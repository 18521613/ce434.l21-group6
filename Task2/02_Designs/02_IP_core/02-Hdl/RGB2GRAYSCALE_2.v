==> flow/design.v <==
module RGB2GRAYSCALE_2 (R, G, B, Grayscale, clk, Valid_in, Valid_out, rst);
    output reg Valid_out;
    output [7:0] Grayscale;
    input  [7:0]    R,
                    G,
                    B;
    input           clk,
                    rst,
                    Valid_in;
    wire [15:0] red,
				green,
				blue;
    reg [15:0] temp;
    reg [15:0] shift_1;
    reg [15:0] shift_2;
    reg [15:0] shift_3;
    reg [15:0] shift_4;
    reg [15:0] shift_5;
    reg [15:0] shift_6;
    assign red   	 = {R[7:0],8'd0};
	assign green 	 = {G[7:0],8'd0};
	assign blue		 = {B[7:0],8'd0};
    assign Grayscale = temp[15:8];
    always @( posedge clk or posedge rst) begin
        if(rst == 1)
        begin
            shift_1 <= 0;
            shift_2 <= 0;
            shift_3 <= 0;
            shift_4 <= 0;
            shift_5 <= 0;
            shift_6 <= 0;   
        end
        else
        begin
            shift_1 <= red      >> 2;
            shift_2 <= red      >> 5;
            shift_3 <= green    >> 1;
            shift_4 <= green    >> 4;
            shift_5 <= blue     >> 4;
            shift_6 <= blue     >> 5;
        end 
    end
    reg [15:0] add_1;
    reg [15:0] add_2;
    reg [15:0] add_3;
    always @( posedge clk or posedge rst) begin
        if(rst == 1)
        begin
            add_1 <= 0;
            add_2 <= 0;
            add_3 <= 0;
        end
        else
        begin
            add_1 <= shift_1 + shift_2;
            add_2 <= shift_3 + shift_4;
            add_3 <= shift_5 + shift_6;
        end 
    end
    reg [15:0] add_1_1;
    reg [15:0] add_2_1;
    always @( posedge clk or posedge rst) begin
        if(rst == 1)
        begin
            add_1_1 <= 0;
            add_2_1 <= 0;
        end
        else
        begin
            add_1_1 <= add_1 + add_2;
            add_2_1 <= add_3;
        end 
    end
    always @( posedge clk) begin
        if  (Valid_in == 0)
        begin
            Valid_out <= 0;
        end
        else
        begin
            temp <= add_1_1 + add_2_1;
            Valid_out <= 1;
        end
    end
endmodule
Step by step through the tools: RGB2GRAYSCALE_2
The steps from the RTL of RGB2GRAYSCALE_2 to its reports follow in flow order.
Line numbers count from 1 in the design file above.
A cell with -- has no value.

inputs
  top = RGB2GRAYSCALE_2
  clock port = clk
  standard-cell library = sky130hd
  corner = tt_025C_1v80

After elaboration
Counts by Yosys on the flattened word-level netlist (proc, flatten, opt, wreduce; memories kept). Register bits leave out memories and registers merged into their read ports (data or address); mux counts leave out enables and synchronous resets folded into registers. Print and check cells are left out. Cells with the same type and inputs are merged into one.

operators by class
  mux-type cells = 1
  add/sub/neg operators = 5

operators by type and width
  kind                                       number
  15-bit by 12-bit adder with 16-bit output  1
  15-bit by 16-bit adder with 16-bit output  1
  16-bit by 13-bit adder with 16-bit output  1
  14-bit by 11-bit adder with 15-bit output  1
  12-bit by 11-bit adder with 13-bit output  1
  1-bit two-way mux                          1

bit counts
  register bits after elaboration = 114
  output and inout bits = 9
  input bits = 27
  cells after elaboration = 16

Logic depth
Longest topological path by Yosys (ltp), each cell counted once; first at word level (registers and memories cut), then after technology mapping (sequential cells cut; the memories' decode and read muxes count).

depth
  word-level depth = 1
  ABC_AREA = 1
  mapped depth = 9
  mapped depth without buffers = 9

Netlist
The flow's flattened synthesis, as Yosys stat reports it; memories are mapped. The netlist is that of the ABC_AREA named above (0 if unset); the other value can give another one.

cell types
  cell type                  number  area in all (µm²)
  sky130_fd_sc_hd__dfrtp_1   81      2.03E+03
  sky130_fd_sc_hd__ha_1      39      487.968
  sky130_fd_sc_hd__nand2_1   124     465.446
  sky130_fd_sc_hd__edfxtp_1  8       240.23
  sky130_fd_sc_hd__inv_1     49      183.926
  sky130_fd_sc_hd__xor2_1    16      140.134
  sky130_fd_sc_hd__nand3_1   27      135.13
  sky130_fd_sc_hd__a21oi_1   19      95.091
  sky130_fd_sc_hd__fa_1      4       80.077
  sky130_fd_sc_hd__nor2_1    21      78.826
  sky130_fd_sc_hd__nand4_1   8       50.048
  sky130_fd_sc_hd__nand2_2   6       37.536
  sky130_fd_sc_hd__nand3b_1  5       37.536
  sky130_fd_sc_hd__xnor2_1   4       35.034
  sky130_fd_sc_hd__dfxtp_1   1       20.019
  sky130_fd_sc_hd__nor2_2    3       18.768
  sky130_fd_sc_hd__a21o_1    2       15.014
  sky130_fd_sc_hd__and2_1    2       12.512

Other cell types: 11; their cells: 13.

mapped netlist
  flip-flops = 90
  sequential part of the area = 2287.2 µm²
  synthesis area = 4249.1 µm²
  mapped cells = 432
  buffer cells = 0

Timing after synthesis
Source: OpenSTA report_checks on the synthesized netlist (no wires, ideal clock, input and output delay 20% of the period each), path of least setup slack; recovery checks are left aside. Register names are those of the netlist, which keeps one name where synthesis merged equal registers.

timing path after synthesis
  path type = flip-flop to flip-flop
  start point = register shift_5[5]
  end point = register add_3[12]
  library setup time = 118 ps
  path delay = 1570 ps
  data arrival time = 1452 ps
  clock period = 2130 ps
  launch time at the first pin = 0 ps
  buffers on the path = 0
  setup slack = 560 ps
  stages = 8
  synthesis period reached = 1570 ps

"path delay" is the arrival time less input delay plus setup time.
"stages" counts driving pins, that of a launching flip-flop among them; a cell with two outputs on the path counts twice.
"synthesis period reached" is the clock period less the worst setup slack; recovery checks do not enter. This is arithmetic on one report: input and output delays are still those of the set period (20% each).
The rows between start and end are the longest chain of elaborated cells between them; the timing report does not say that the signal goes this way. Where chains are equally long, one stands for them.
Each line given opens the expression or statement behind the cell; cells for indexed reads and writes are added by Yosys, which also makes memories of some case tables.

on the way, after synthesis
  cells stage by stage = sky130_fd_sc_hd__dfrtp_1 -> sky130_fd_sc_hd__ha_1 -> sky130_fd_sc_hd__fa_1 -> sky130_fd_sc_hd__nand3_1 -> sky130_fd_sc_hd__nand2_1 -> sky130_fd_sc_hd__nand2_1 -> sky130_fd_sc_hd__nand3_1 -> sky130_fd_sc_hd__a21o_1
  cells in the longest elaborated chain = 1
  elaborated cells on any way between the ends = 1
  source lines of those cells = 1

ends and longest elaborated chain, after synthesis
  item                                       RTL line  source
  from (assign)                              31        shift_5 <= 0;
  from (assign)                              40        shift_5 <= blue     >> 4;
  12-bit by 11-bit adder with 13-bit output  58        add_3 <= shift_5 + shift_6;
  to (assign)                                52        add_3 <= 0;
  to (assign)                                58

Path in the finished layout
From the final timing report of flow run B: the path of least setup slack in the routed layout; clock arrival at registers is part of the times.
The path's times are printed in steps of 10 ps; the period is the one set.

timing path after layout
  path type = flip-flop to flip-flop
  start point = register shift_1[9]
  end point = register add_1[12]
  setup slack = -250 ps
  stages = 9
  buffers on the path = 0
  clock period = 1310 ps
  launch time at the first pin = 340 ps
  data arrival time = 1790 ps
  library setup time = 110 ps

The rows between start and end are the longest chain of elaborated cells between them; the timing report does not say that the signal goes this way. Where chains are equally long, one stands for them.

on the way, after layout
  cells stage by stage = sky130_fd_sc_hd__dfrtp_1 -> sky130_fd_sc_hd__ha_4 -> sky130_fd_sc_hd__fa_2 -> sky130_fd_sc_hd__nand3_2 -> sky130_fd_sc_hd__nand2_2 -> sky130_fd_sc_hd__nand2_2 -> sky130_fd_sc_hd__nand2_2 -> sky130_fd_sc_hd__nand3b_1 -> sky130_fd_sc_hd__nand2_1
  cells in the longest elaborated chain = 1
  elaborated cells on any way between the ends = 1
  source lines of those cells = 1

ends and longest elaborated chain, after layout
  item                                       RTL line  source
  from (assign)                              27        shift_1 <= 0;
  from (assign)                              36        shift_1 <= red      >> 2;
  14-bit by 11-bit adder with 15-bit output  56        add_1 <= shift_1 + shift_2;
  to (assign)                                50        add_1 <= 0;
  to (assign)                                56

FLOW RESULTS
============

RGB2GRAYSCALE_2 through Yosys and OpenROAD on sky130hd: 2 stored runs, unordered, with their settings and measured results. The constraints put input and output delay at 20% of the set period each and load the outputs with 0.01 pF.
"achieved clock period" = clock period - worst setup slack. The figure is calculated, with input and output delays left at 20% of the set period.
"power": no workload was simulated; the value follows from the tool's default switching activity.

Flow run A
==> flow/run.sh <==
#!/bin/bash
# the make line also repeats the synthesis and layout settings of config.mk as NAME=value (left out here)
make -C /OpenROAD-flow-scripts/flow DESIGN_CONFIG=/design/flow/config.mk WORK_HOME=/design/flow/orfs CLKGATE_MAP_FILE= finish
==> flow/config.mk <==
export PLATFORM = sky130hd
export DESIGN_NAME = RGB2GRAYSCALE_2
export DESIGN_NICKNAME = RGB2GRAYSCALE_2
export VERILOG_FILES = /design/flow/design.v
export SDC_FILE = /design/flow/constraint.sdc
export NUM_CORES = 4
export LEC_CHECK = 0
export ABC_AREA = 0
export CAP_MARGIN = 10
export CELL_PAD_IN_SITES_DETAIL_PLACEMENT = 1
export CORE_MARGIN = 2
export CORE_UTILIZATION = 57
export CTS_CLUSTER_DIAMETER = 209
export GPL_TIMING_DRIVEN = 1
export MIN_ROUTING_LAYER = met1
export PLACE_DENSITY_LB_ADDON = 0.25
export SETUP_SLACK_MARGIN = -0.06
export SLEW_MARGIN = 20
==> flow/constraint.sdc <==
create_clock -name core_clock -period 1.39 [get_ports {clk}]
set_input_delay 0.2780 -clock core_clock [delete_from_list [all_inputs] [get_ports {clk}]]
set_output_delay 0.2780 -clock core_clock [all_outputs]
set_load 0.01 [all_outputs]

==> results of flow run A <==
did not finish, clock tree synthesis stopped with DPL-0033

Flow run B
==> flow/run.sh <==
#!/bin/bash
# the make line also repeats the synthesis and layout settings of config.mk as NAME=value (left out here)
make -C /OpenROAD-flow-scripts/flow DESIGN_CONFIG=/design/flow/config.mk WORK_HOME=/design/flow/orfs CLKGATE_MAP_FILE= finish
==> flow/config.mk <==
export PLATFORM = sky130hd
export DESIGN_NAME = RGB2GRAYSCALE_2
export DESIGN_NICKNAME = RGB2GRAYSCALE_2
export VERILOG_FILES = /design/flow/design.v
export SDC_FILE = /design/flow/constraint.sdc
export NUM_CORES = 4
export LEC_CHECK = 0
export ABC_AREA = 1
export CAP_MARGIN = 20
export CORE_MARGIN = 8
export CORE_UTILIZATION = 37
export CTS_CLUSTER_DIAMETER = 324
export SLEW_MARGIN = 15
==> flow/constraint.sdc <==
create_clock -name core_clock -period 1.31 [get_ports {clk}]
set_input_delay 0.2620 -clock core_clock [delete_from_list [all_inputs] [get_ports {clk}]]
set_output_delay 0.2620 -clock core_clock [all_outputs]
set_load 0.01 [all_outputs]

==> results of flow run B <==
chip area after synthesis (Yosys): 4249.1 µm²
die area: 15169.6 µm²
utilization: 0.578
worst setup slack after layout: -247 ps
total negative slack: -4744 ps
power: 0.010781 W
achieved clock period: 1557 ps
